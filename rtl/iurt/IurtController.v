==> flow/design.v <==
module IurtController
    #(parameter     ASYNC_RESET = 0)
    (
        clk, rst, ce,  
        cyc_i, stb_i, we_i, adr_i, dat_i, dat_o, ack_o,  
        break_o,
        data_dwn_ready, data_dwn_valid, data_dwn, data_up_ready, data_up_valid, data_up
    );
    input         clk;
    input         rst;
    input         ce;
    input         cyc_i;
    input         stb_i;
    input         we_i;
    input  [2:2]  adr_i;
    input  [31:0] dat_i;
    output [31:0] dat_o;
    output        ack_o;
    output        break_o;
    output        data_dwn_ready;
    input         data_dwn_valid;
    input  [7:0]  data_dwn;
    input         data_up_ready;
    output        data_up_valid;
    output [7:0]  data_up;
    wire          arst;
    wire          srst;
    wire          break_o;
    wire          ack_o;
    reg           ack_wr;
    reg           ack_rd;
    wire [31:0]   dat_o;
    wire          data_dwn_ready;
    wire          TxReady;
    reg           break_local;
    reg           break_enable;
    reg           data_up_valid;
    reg [7:0]     data_up;
    generate if (ASYNC_RESET) begin : gensrst
        assign srst = 0;
        assign arst = rst;
    end else begin : genarst
        assign srst = rst;
        assign arst = 0;
    end
    endgenerate
    assign break_o = break_local & break_enable;
    always @(posedge clk)
        if (ce) begin
            break_local <= data_dwn_valid;
        end
    always @(posedge clk or posedge arst)
        if (arst) begin
            break_enable <= 1;
        end else begin
            if (srst) begin
                break_enable <= 1;
            end else begin
                if (ce) begin
                    if (break_o) begin
                        break_enable <= 0;  
                    end
                    if (cyc_i & stb_i & we_i & adr_i[2] & ~ack_wr) begin
                        break_enable <= dat_i[0];
                    end
                end
            end
        end
    assign ack_o = ack_wr | ack_rd;
    generate if (1) begin
        wire       valid;
        reg        data_dwn_ready_local;
        reg        set_ready;
        reg  [7:0] data_o_local;
        assign dat_o = {22'b0, TxReady, valid , data_o_local};
        assign data_dwn_ready = data_dwn_ready_local;
        assign valid = ~data_dwn_ready_local;
        always @(posedge clk or posedge arst)
            if (arst) begin
                ack_rd <= 0;
                set_ready <= 1'bx;
                data_dwn_ready_local <= 1;
                data_o_local <= 8'bxxxxxxxx;
            end else begin
                if (srst) begin
                    ack_rd <= 0;
                    set_ready <= 1'bx;
                    data_dwn_ready_local <= 1;
                    data_o_local <= 8'bxxxxxxxx;
                end else begin
                    if (ce) begin
                        set_ready <= 0;
                        ack_rd <= 0;
                        if (cyc_i & stb_i & ~we_i & ~ack_rd) begin
                            ack_rd <= 1;
                            if (adr_i[2] == 0) begin
                                set_ready <= 1;
                            end
                        end
                        if (data_dwn_valid)
                          begin
                            data_o_local <= data_dwn;
                            data_dwn_ready_local <= 0;
                          end
                        else if (set_ready)
                            data_dwn_ready_local <= 1;
                    end
                end
            end
    end endgenerate
    generate if (1) begin
        reg       buffer_empty;
        reg [7:0] data_buffer;
        assign TxReady = buffer_empty;
        always @(posedge clk or posedge arst)
            if (arst) begin
                buffer_empty <= 1;
                ack_wr <= 0;
                data_buffer <= 8'bxxxxxxxx;
                data_up_valid <= 0;
                data_up  <= 8'bxxxxxxxx;
            end else begin
                if (srst) begin
                    buffer_empty <= 1;
                    ack_wr <= 0;
                    data_buffer <= 8'bxxxxxxxx;
                    data_up_valid <= 0;
                    data_up  <= 8'bxxxxxxxx;
                end else begin
                    if (ce) begin
                        data_up_valid <= 0;
                        if (data_up_ready & ~buffer_empty) begin
                            buffer_empty <= 1;
                            data_up_valid <= 1;
                            data_up <= data_buffer;
                        end
                        ack_wr <= 0;
                        if (cyc_i & stb_i & we_i & ~ack_wr & (buffer_empty | adr_i[2])) begin
                            ack_wr <= 1;
                            if (adr_i[2] == 0) begin
                                data_buffer <= dat_i[7:0];
                                buffer_empty <= 0;
                            end
                        end
                    end
                end
            end
    end endgenerate
endmodule
Tool chain data of IurtController
Tool output for the design above, in the order of the flow.
Lines are those of the file above, counted from 1.
Library cell names are shortened.
{"block": "design", "top_module": "IurtController", "clock_port": "clk", "lib": "sky130hd", "lib_corner": "tt_025C_1v80"}

After elaboration
Yosys after proc, flatten, opt, wreduce and memory -nomap, before mapping. Memory bits, and registers merged into a memory's read port (data or address), are not among the register bits. Print and check cells are not counted. Equal cells are merged and count once.
{"block": "word_totals", "regBits": 32, "in_bits": 49, "output_inout_bits": 44, "elab_cells": 64}
{"block": "classes", "eq_ne": 1, "n_mux": 24, "n_logic": 17, "reduce_and_logical": 11}
{"block": "op_table", "cell": "8-bit two-way mux", "count": 10}
{"block": "op_table", "cell": "1-bit two-way mux", "count": 14}
{"block": "op_table", "cell": "2-bit nonzero test", "count": 6}
{"block": "op_table", "cell": "1-bit AND", "count": 10}
{"block": "op_table", "cell": "2-bit AND reduction", "count": 4}
{"block": "op_table", "cell": "1-bit inverter", "count": 5}
{"block": "op_table", "cell": "3-bit AND reduction", "count": 1}
{"block": "op_table", "cell": "1-bit OR", "count": 2}
{"block": "op_table", "cell": "2-bit != test (second input constant)", "count": 1}

Longest topological paths
Yosys ltp: most cells in a row. Word level: on the elaborated netlist, between registers, memories and ports. Mapped: between sequential cells and ports; inverters and the memories' decode and read muxes count.
{"block": "depth", "word_depth": 7, "ABC_AREA": 0, "depth_mapped": 4, "mapped_depth_nobuf": 3}

Mapped cells and area
Yosys stat after the flow's synthesis: flattened, memories mapped to cells. It holds for the ABC_AREA given above (unset counts as 0); a run with the other value may have another netlist.
Totals and module areas in this step are rounded.
{"block": "by_type", "cell_type": "edfxtp_1", "count": 26}
{"block": "by_type", "cell_type": "buf_4", "count": 24}
{"block": "by_type", "cell_type": "dfxtp_1", "count": 6}
{"block": "by_type", "cell_type": "a21oi_1", "count": 6}
{"block": "by_type", "cell_type": "nand2b_1", "count": 4}
{"block": "by_type", "cell_type": "or2_2", "count": 4}
{"block": "by_type", "cell_type": "nand3b_1", "count": 2}
{"block": "by_type", "cell_type": "or4b_4", "count": 1}
{"block": "by_type", "cell_type": "mux2i_1", "count": 1}
{"block": "by_type", "cell_type": "a21oi_2", "count": 1}
{"block": "by_type", "cell_type": "nor4b_1", "count": 1}
{"block": "by_type", "cell_type": "a21o_1", "count": 1}
{"block": "by_type", "cell_type": "inv_1", "count": 2}
{"block": "by_type", "cell_type": "nor2_1", "count": 2}
{"block": "by_type", "cell_type": "o21bai_1", "count": 1}
{"block": "by_type", "cell_type": "and2_1", "count": 1}
{"block": "by_type", "cell_type": "nand2_2", "count": 1}
{"block": "by_type", "cell_type": "nor4_1", "count": 1}
Not listed: further types 6, cells in them 6.
{"block": "synth_totals", "cell_count": 91, "mapped_area_um2": 1294, "seqArea_um2": 900.9, "ffs": 32, "buf_cells": 26}

Path before layout
Source: OpenSTA report_checks on the synthesized netlist (no wires, ideal clock, input and output delay 20% of the period each), path of least setup slack; recovery checks are left aside. Register names are those of the netlist, which keeps one name where synthesis merged equal registers.
{"block": "synth_timing", "path_type": "input-to-reg", "from": "input port ce", "to": "register genblk3.data_buffer[0]", "period_ps": 2760, "in_delay_ps": 552, "t_first_pin_ps": 552, "arrival_time_ps": 1170, "t_required_ps": 2451, "path_slack_ps": 1281, "delay_ps": 927, "driving_pins": 3, "n_path_buf": 0, "synth_period_reached_ps": 1479}
"delay_ps" = arrival - input delay + setup time.
"driving_pins" counts driving pins, that of a launching flip-flop among them; a cell with two outputs on the path counts twice.
"synth_period_reached_ps" is the clock period less the worst setup slack; recovery checks do not enter. This is arithmetic on one report: input and output delays are still those of the set period (20% each).
Between the ends stands the longest chain of elaborated cells between them, by number of cells; it is not shown to be the way that was timed. Of several equally long chains one is given.
Each line given opens the expression or statement behind the cell; cells for indexed reads and writes are added by Yosys, which also makes memories of some case tables.
A register here has more assigning lines than the two given.
Only ways into the end's enable, where the timed path ends, are counted here.
{"block": "synth_between", "cell_sequence": "nand3b_1 nor4b_1 or2_2", "elab_chain_cells": 2, "cone_cells": 2}
{"block": "synth_lines", "element": "from (decl)", "line": 11, "rtl": "input         ce;"}
{"block": "synth_lines", "element": "2-bit nonzero test"}
{"block": "synth_lines", "element": "3-bit AND reduction"}
{"block": "synth_lines", "element": "to (assign)", "line": 119, "rtl": "data_buffer <= 8'bxxxxxxxx;"}
{"block": "synth_lines", "element": "to (assign)", "line": 141, "rtl": "data_buffer <= dat_i[7:0];"}
{"block": "synth_lines", "element": "to (decl)", "line": 113, "rtl": "reg [7:0] data_buffer;"}

Timing after layout
Path of least setup slack in the final report of record 1 (OpenROAD, finished layout, wires in). Where an end is a register, its clock arrival counts in the times.
The report prints the path's times to 10 ps; the period is as set.
{"block": "layout_timing", "path_type": "reg-to-output", "from": "register break_local", "to": "output port break_o", "period_ps": 1520, "t_first_pin_ps": 320, "arrival_time_ps": 1150, "t_required_ps": 1220, "path_slack_ps": 70, "driving_pins": 3, "n_path_buf": 1}
Between the ends stands the longest chain of elaborated cells between them, by number of cells; it is not shown to be the way that was timed. Of several equally long chains one is given.
{"block": "layout_between", "cell_sequence": "edfxtp_1 and2_1 dlygate4sd2_1", "elab_chain_cells": 1, "cone_cells": 1}
{"block": "layout_lines", "element": "from (decl)", "line": 35, "rtl": "reg           break_local;"}
{"block": "layout_lines", "element": "from (assign)", "line": 50, "rtl": "break_local <= data_dwn_valid;"}
{"block": "layout_lines", "element": "1-bit AND", "line": 47, "rtl": "assign break_o = break_local & break_enable;"}
{"block": "layout_lines", "element": "to (decl)", "line": 19, "rtl": "output        break_o;"}

Settings and measured results of 2 stored flow runs for module IurtController (sky130hd), not sorted in any way. The constraints put input and output delay at 20% of the set period each and load the outputs with 0.01 pF.
"timing.achieved_period_ps": clock period set for the run, less the worst setup slack. It is reckoned from that one timing run; input and output delays stay at 20% of the period that was set.
The measured numbers are rounded.

{"run": "record 1", "settings": { "period_ns": 1.52, "CAP_MARGIN": 20, "CORE_MARGIN": 2, "CORE_UTILIZATION": 40, "SLEW_MARGIN": 20 }, "results": { "die_um2": 3705, "final_setup_ws_ps": 67, "timing.achieved_period_ps": 1453, "finish.utilization_pct": 62.3, "synthArea_um2": 1294 }}
{"run": "record 2", "settings": { "period_ns": 2.68, "CORE_UTILIZATION": 48, "SETUP_SLACK_MARGIN": -0.17, "PLACE_DENSITY_LB_ADDON": 0.28, "CORE_MARGIN": 4, "TNS_END_PERCENT": 15, "GPL_TIMING_DRIVEN": 0, "CTS_CLUSTER_SIZE": 24, "CAP_MARGIN": 40, "SLEW_MARGIN": 30, "MIN_ROUTING_LAYER": "met2" }, "results": { "synthArea_um2": 1294, "die_um2": 3590, "finish.utilization_pct": 76.2, "final_setup_ws_ps": 702, "timing.achieved_period_ps": 1978 }}
